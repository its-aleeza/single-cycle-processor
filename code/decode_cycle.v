==> flow/design.v <==
module ALU_Decoder(aluOp, funct3, funct7, op, aluControl);
    input [1:0] aluOp;
    input [2:0] funct3;
    input [6:0] funct7, op;
    output [2:0] aluControl;
    assign aluControl = (aluOp == 2'b00) ? 3'b000 :
                       (aluOp == 2'b01) ? 3'b001 :
                       ((aluOp == 2'b10) & (funct3 == 3'b000) & ({op[5], funct7[5]} == 2'b11)) ? 3'b001 :
                       ((aluOp == 2'b10) & (funct3 == 3'b000) & ({op[5], funct7[5]} != 2'b11)) ? 3'b000 :
                       ((aluOp == 2'b10) & (funct3 == 3'b010)) ? 3'b101 :
                       ((aluOp == 2'b10) & (funct3 == 3'b011)) ? 3'b011 :
                       ((aluOp == 2'b10) & (funct3 == 3'b111)) ? 3'b010 :
                       3'b000;
endmodule
module Control_Unit_top(op, regWrite, immSrc, aluSrc, memWrite, resultSrc, branch, funct3, funct7, aluControl);
    input [6:0] op, funct7;
    input [2:0] funct3;
    output regWrite, memWrite, branch, aluSrc, resultSrc;
    output [2:0] aluControl;
    output [1:0] immSrc;
    wire [1:0] aluOp;
    Main_Decoder mainDec(
        .op(op),
        .regWrite(regWrite),
        .immSrc(immSrc),
        .aluSrc(aluSrc),
        .memWrite(memWrite),
        .resultSrc(resultSrc),
        .branch(branch),
        .aluOp(aluOp)
    );
    ALU_Decoder aluDec(
        .aluOp(aluOp),
        .funct3(funct3),
        .funct7(funct7),
        .op(op),
        .aluControl(aluControl)
    );
endmodule
module Main_Decoder(op, regWrite, immSrc, aluSrc, memWrite, resultSrc, branch, aluOp);
    input [6:0] op;
    output [1:0] immSrc, aluOp;
    output regWrite, aluSrc, memWrite, resultSrc, branch;
    assign regWrite = (op == 7'b0000011 | op == 7'b0110011 | op == 7'b0010011) ? 1'b1 : 1'b0;
    assign immSrc = (op == 7'b0100011) ? 2'b01 :
                   (op == 7'b1100011) ? 2'b10 :
                   2'b00;
    assign aluSrc = (op == 7'b0000011 | op == 7'b0100011 | op == 7'b0010011) ? 1'b1 : 1'b0;
    assign memWrite = (op == 7'b0100011) ? 1'b1 : 1'b0;
    assign resultSrc = (op == 7'b0000011) ? 1'b1 : 1'b0;
    assign branch = (op == 7'b1100011) ? 1'b1 : 1'b0;
    assign aluOp = (op == 7'b0110011) ? 2'b10 :
                  (op == 7'b1100011) ? 2'b01 :
                  2'b00;
endmodule
module Register_File(clk, rst, WE3, WD3, A1, A2, A3, RD1, RD2);
    input clk, rst, WE3;
    input [4:0] A1, A2, A3;
    input [31:0] WD3;
    output [31:0] RD1, RD2;
    reg [31:0] Register [31:0];
    always @(posedge clk) begin
        if (WE3 & (A3 != 5'h00))
            Register[A3] <= WD3;
    end
    assign RD1 = (rst == 1'b0) ? 32'd0 : Register[A1];
    assign RD2 = (rst == 1'b0) ? 32'd0 : Register[A2];
    initial begin
        Register[0] = 32'h00000000;
    end
endmodule
module Sign_Extend(In, ImmSrc, Imm_Ext);
    input [31:0] In;
    input [1:0] ImmSrc;
    output [31:0] Imm_Ext;
    assign Imm_Ext = (ImmSrc == 2'b00) ? {{20{In[31]}}, In[31:20]} :
                     (ImmSrc == 2'b01) ? {{20{In[31]}}, In[31:25], In[11:7]} :
                     (ImmSrc == 2'b10) ? {{20{In[31]}}, In[7], In[30:25], In[11:8], 1'b0} :
                     32'h00000000;
endmodule
module decode_cycle(clk, rst, InstrD, PCD, PCPlus4D, RegWriteW, RDW, ResultW, 
                   RegWriteE, ALUSrcE, MemWriteE, ResultSrcE, BranchE, ALUControlE, 
                   RD1_E, RD2_E, Imm_Ext_E, RD_E, PCE, PCPlus4E, RS1_E, RS2_E);
    input clk, rst, RegWriteW;
    input [31:0] InstrD, PCD, PCPlus4D, ResultW;
    input [4:0] RDW;
    output RegWriteE, ALUSrcE, MemWriteE, ResultSrcE, BranchE;
    output [2:0] ALUControlE;
    output [31:0] RD1_E, RD2_E, Imm_Ext_E;
    output [4:0] RS1_E, RS2_E, RD_E;
    output [31:0] PCE, PCPlus4E;
    wire RegWriteD, ALUSrcD, MemWriteD, ResultSrcD, BranchD;
    wire [1:0] ImmSrcD;
    wire [2:0] ALUControlD;
    wire [31:0] RD1_D, RD2_D, Imm_Ext_D;
    reg RegWriteE, ALUSrcE, MemWriteE, ResultSrcE, BranchE;
    reg [2:0] ALUControlE;
    reg [31:0] RD1_E, RD2_E, Imm_Ext_E;
    reg [4:0] RD_E, RS1_E, RS2_E;
    reg [31:0] PCE, PCPlus4E;
    Control_Unit_top control (
        .op(InstrD[6:0]),
        .regWrite(RegWriteD),
        .immSrc(ImmSrcD),
        .aluSrc(ALUSrcD),
        .memWrite(MemWriteD),
        .resultSrc(ResultSrcD),
        .branch(BranchD),
        .funct3(InstrD[14:12]),
        .funct7(InstrD[31:25]),
        .aluControl(ALUControlD)
    );
    Register_File rf (
        .clk(clk),
        .rst(rst),
        .WE3(RegWriteW),
        .WD3(ResultW),
        .A1(InstrD[19:15]),
        .A2(InstrD[24:20]),
        .A3(RDW),
        .RD1(RD1_D),
        .RD2(RD2_D)
    );
    Sign_Extend extension (
        .In(InstrD),
        .ImmSrc(ImmSrcD),
        .Imm_Ext(Imm_Ext_D)
    );
    always @(posedge clk or negedge rst) begin
        if (!rst) begin
            RegWriteE <= 1'b0;
            ALUSrcE <= 1'b0;
            MemWriteE <= 1'b0;
            ResultSrcE <= 1'b0;
            BranchE <= 1'b0;
            ALUControlE <= 3'b000;
            RD1_E <= 32'h00000000;
            RD2_E <= 32'h00000000;
            Imm_Ext_E <= 32'h00000000;
            RD_E <= 5'h00;
            PCE <= 32'h00000000;
            PCPlus4E <= 32'h00000000;
            RS1_E <= 5'h00;
            RS2_E <= 5'h00;
        end else begin
            RegWriteE <= RegWriteD;
            ALUSrcE <= ALUSrcD;
            MemWriteE <= MemWriteD;
            ResultSrcE <= ResultSrcD;
            BranchE <= BranchD;
            ALUControlE <= ALUControlD;
            RD1_E <= RD1_D;
            RD2_E <= RD2_D;
            Imm_Ext_E <= Imm_Ext_D;
            RD_E <= InstrD[11:7];
            PCE <= PCD;
            PCPlus4E <= PCPlus4D;
            RS1_E <= InstrD[19:15];
            RS2_E <= InstrD[24:20];
        end
    end
endmodule
---- Reports on decode_cycle ----
What the tools print for decode_cycle, step after step.
Line numbers count from 1 in the design file above.
Operators carry their Yosys type and port widths (W data, S select, Z words).
Cell names lack the library's common part.
The mark -- stands for no value.
inputs
  design top .............................. decode_cycle
  clock input ............................. clk
  standard-cell library ................... sky130hd
  library corner .......................... tt_025C_1v80

---- After elaboration ----
Source: Yosys, flattened and elaborated, memories not mapped. Widths are those after wreduce; folded enables and synchronous resets count as part of the registers. Registers that Yosys merges into a memory's read port (data or address) are not register bits. Print and check cells do not count.
Yosys's memory passes give these memory sizes; they may raise the number of words (mostly to a power of two), join words into wider ones and drop unused or constant bits.
bit counts
  register bits after elaboration ......... 183
  bits in writable memories ............... 1024
  memories kept ........................... 1
  output and inout bits ................... 183
  cells after elaboration ................. 68
operators by class
  equal/unequal tests ..................... 14
  multiplexer cells ....................... 24
  bitwise operators ....................... 11
  reductions and logical operators ........ 4
memory list
  memory       depth  width  read ports  write ports  line  text
  rf.Register  32     32     2           1            61    reg [31:0] Register [31:0];
operators by type and width
  cell                  number
  $mux W32              6
  $mux W3               5
  $eq A7 B6 Y1 const B  2
  $mux W2               5
  $and A1 B1 Y1         7
  $eq A7 B2 Y1 const B  1
  $eq A7 B5 Y1 const B  1
  $eq A7 B7 Y1 const B  1
  $mux W1               7
  $eq A2 B2 Y1 const B  3
  $eq A3 B2 Y1 const B  2
  $reduce_bool A5 Y1    1
  $mux W5               1
  $or A1 B1 Y1          4
  $eq A2 B1 Y1 const B  2
  $logic_not A2 Y1      2
  $eq A3 B3 Y1 const B  1
  $logic_not A3 Y1      1
  $ne A2 B2 Y1 const B  1

---- Depth ----
Longest topological path by Yosys (ltp), each cell counted once; first at word level (registers and memories cut), then after technology mapping (sequential cells cut; the memories' decode and read muxes count).
depth
  depth after elaboration ................. 12
  ABC_AREA ................................ 0
  mapped depth ............................ 8

---- Mapped cells and area ----
Yosys stat after the flow's synthesis: flattened, memories mapped to cells. It holds for the ABC_AREA given above (unset counts as 0); a run with the other value may have another netlist.
cell types
  cell       number
  edfxtp_1   1024
  mux4_2     448
  dfrtp_1    164
  mux2_2     133
  mux2i_1    128
  o221ai_1   64
  a22oi_1    64
  buf_4      59
  a31oi_1    65
  a221oi_1   46
  buf_2      80
  clkbuf_1   78
  o21ai_0    45
  nand2_1    43
  o2111ai_1  18
  nor2_1     40
  buf_6      5
  nor2b_1    8
Not listed: further types 20, cells in them 35.
synthesis totals
  cell count .............................. 2547
  synthesis area .......................... 51743.4 um2
  area of sequential cells ................ 34853.4 um2
  flip-flop cells ......................... 1188
The figures by module come from a second, unflattened synthesis with its own total; it is not the netlist above.
second synthesis, totals
  cells (unflattened synthesis) ........... 2571
  area (unflattened synthesis) ............ 52322.7 um2
Rows give one instance, submodules left out.
modules
  module            instances  cells  area (um2)
  Register_File     1          2323   47234.1
  decode_cycle      1          183    4579.4
  Sign_Extend       1          42     330.3
  Main_Decoder      1          14     120.1
  ALU_Decoder       1          9      58.8
  Control_Unit_top  1          0      0.0

---- Timing after synthesis ----
Source: OpenSTA report_checks on the synthesized netlist (no wires, ideal clock, input and output delay 20% of the period each), path of least setup slack; recovery checks are left aside. Register names are those of the netlist, which keeps one name where synthesis merged equal registers.
timing path post-synthesis
  kind .................................... in2reg
  from .................................... input port RDW[1]
  to ...................................... memory rf.Register[28][0]
  clock period ............................ 6.01 ns
  input delay ............................. 1.202 ns
  data arrival time ....................... 3.022 ns
  data required time ...................... 5.589 ns
  path slack .............................. 2.567 ns
  delay of the path ....................... 2.241 ns
  stages on the path ...................... 3
  buffers on the path ..................... 1
  period reached after synthesis .......... 3.443 ns
"delay of the path" is the arrival time less input delay plus setup time.
"stages on the path": output pins that drive a net of the path, with the launching flip-flop's if there is one; two outputs of one cell count as two.
"period reached after synthesis" = period - worst setup slack (recovery checks aside). The figure is calculated, with input and output delays left at 20% of the set period.
The rows between start and end are the longest chain of elaborated cells between them; the timing report does not say that the signal goes this way. Where chains are equally long, one stands for them.
A line is the first line of the expression or statement that the cell stems from. Yosys adds cells for indexed reads and writes and turns some case tables into memories.
The path ends at the enable pin of a flip-flop; only ways to that pin are counted.
on the way, post-synthesis
  cells stage by stage .................... or2_2 -> clkbuf_1 -> nor2_1
  cells in the longest elaborated chain ... 3
  elaborated cells between the ends (all ways) .. 4
  source lines of those cells ............. 1
ends and longest elaborated chain, post-synthesis
  element             line  text
  from (decl)         86    input [4:0] RDW;
  $reduce_bool A5 Y1  63    if (WE3 & (A3 != 5'h00))
  $and A1 B1 Y1       63
  $mux W5             63
  to (decl)           61    reg [31:0] Register [31:0];

---- Worst path after layout ----
Path of least setup slack in the final report of flow run A (OpenROAD, finished layout, wires in). Where an end is a register, its clock arrival counts in the times.
timing path after layout
  kind .................................... reg2out
  from .................................... register (no name shown)
  to ...................................... output port Imm_Ext_E[13]
  clock period ............................ 3.97 ns
  external output delay ................... 0.79 ns
  data arrival time ....................... 2.11 ns
  data required time ...................... 3.18 ns
  path slack .............................. 1.07 ns
  stages on the path ...................... 2
  buffers on the path ..................... 1
on the way, after layout
  cells stage by stage .................... dfrtp_1 -> clkdlybuf4s50_1
ends and longest elaborated chain, after layout
  element    line  text
  to (decl)  89    output [31:0] RD1_E, RD2_E, Imm_Ext_E;
No chain of elaborated cells between the ends is given.

Subject: decode_cycle on sky130hd, stored results

Hello all,

Design decode_cycle on sky130hd. What follows are 2 stored runs of the flow, each under its own settings; their order means nothing. The constraints put input and output delay at 20% of the set period each and load the outputs with 0.01 pF.
"clock period achieved" = clock period - worst setup slack. The figure is calculated, with input and output delays left at 20% of the set period.
"time on the worst setup path" = time allowed to the worst setup path (clock period - input delay - output delay, where it has them) - its slack; a late launch clock adds to it, a late capture clock takes from it.
"total power of the final layout" rests on the timing tool's default activity at the inputs, not on a simulated workload.

---- flow run A ----
settings
  period_ns = 3.97
  CAP_MARGIN = 20
  CORE_MARGIN = 2
  CORE_UTILIZATION = 40
  SLEW_MARGIN = 20
results
  post-synthesis cell area ................ 51743.4 um2
  area inside the die boundary ............ 132252.0 um2
  standard-cell area after routing ........ 62338.5 um2
  utilization after layout ................ 0.487
  setup slack of the worst path ........... 1.065 ns
  total negative setup slack .............. 0.000 ns
  final worst hold slack .................. 0.282 ns
  total power of the final layout ......... 28.905 mW
  clock period achieved ................... 2.905 ns
  time on the worst setup path ............ 2.11 ns
  critical path kind ...................... reg2out

---- flow run B ----
settings
  period_ns = 2.52
  CORE_UTILIZATION = 23
  PLACE_DENSITY_LB_ADDON = 0.05
  CELL_PAD_IN_SITES_DETAIL_PLACEMENT = 2
  TNS_END_PERCENT = 25
  GPL_ROUTABILITY_DRIVEN = 1
  CTS_CLUSTER_DIAMETER = 166
  MIN_ROUTING_LAYER = met2
  CAP_MARGIN = 20
  CORE_MARGIN = 2
  SLEW_MARGIN = 20
results
  post-synthesis cell area ................ 51743.4 um2
  area inside the die boundary ............ 228780.0 um2
  standard-cell area after routing ........ 67858.8 um2
  utilization after layout ................ 0.303
  setup slack of the worst path ........... 0.033 ns
  total negative setup slack .............. 0.000 ns
  final worst hold slack .................. 0.141 ns
  total power of the final layout ......... 49.629 mW
  clock period achieved ................... 2.487 ns
  time on the worst setup path ............ 1.98 ns
  critical path kind ...................... in2reg

Thanks
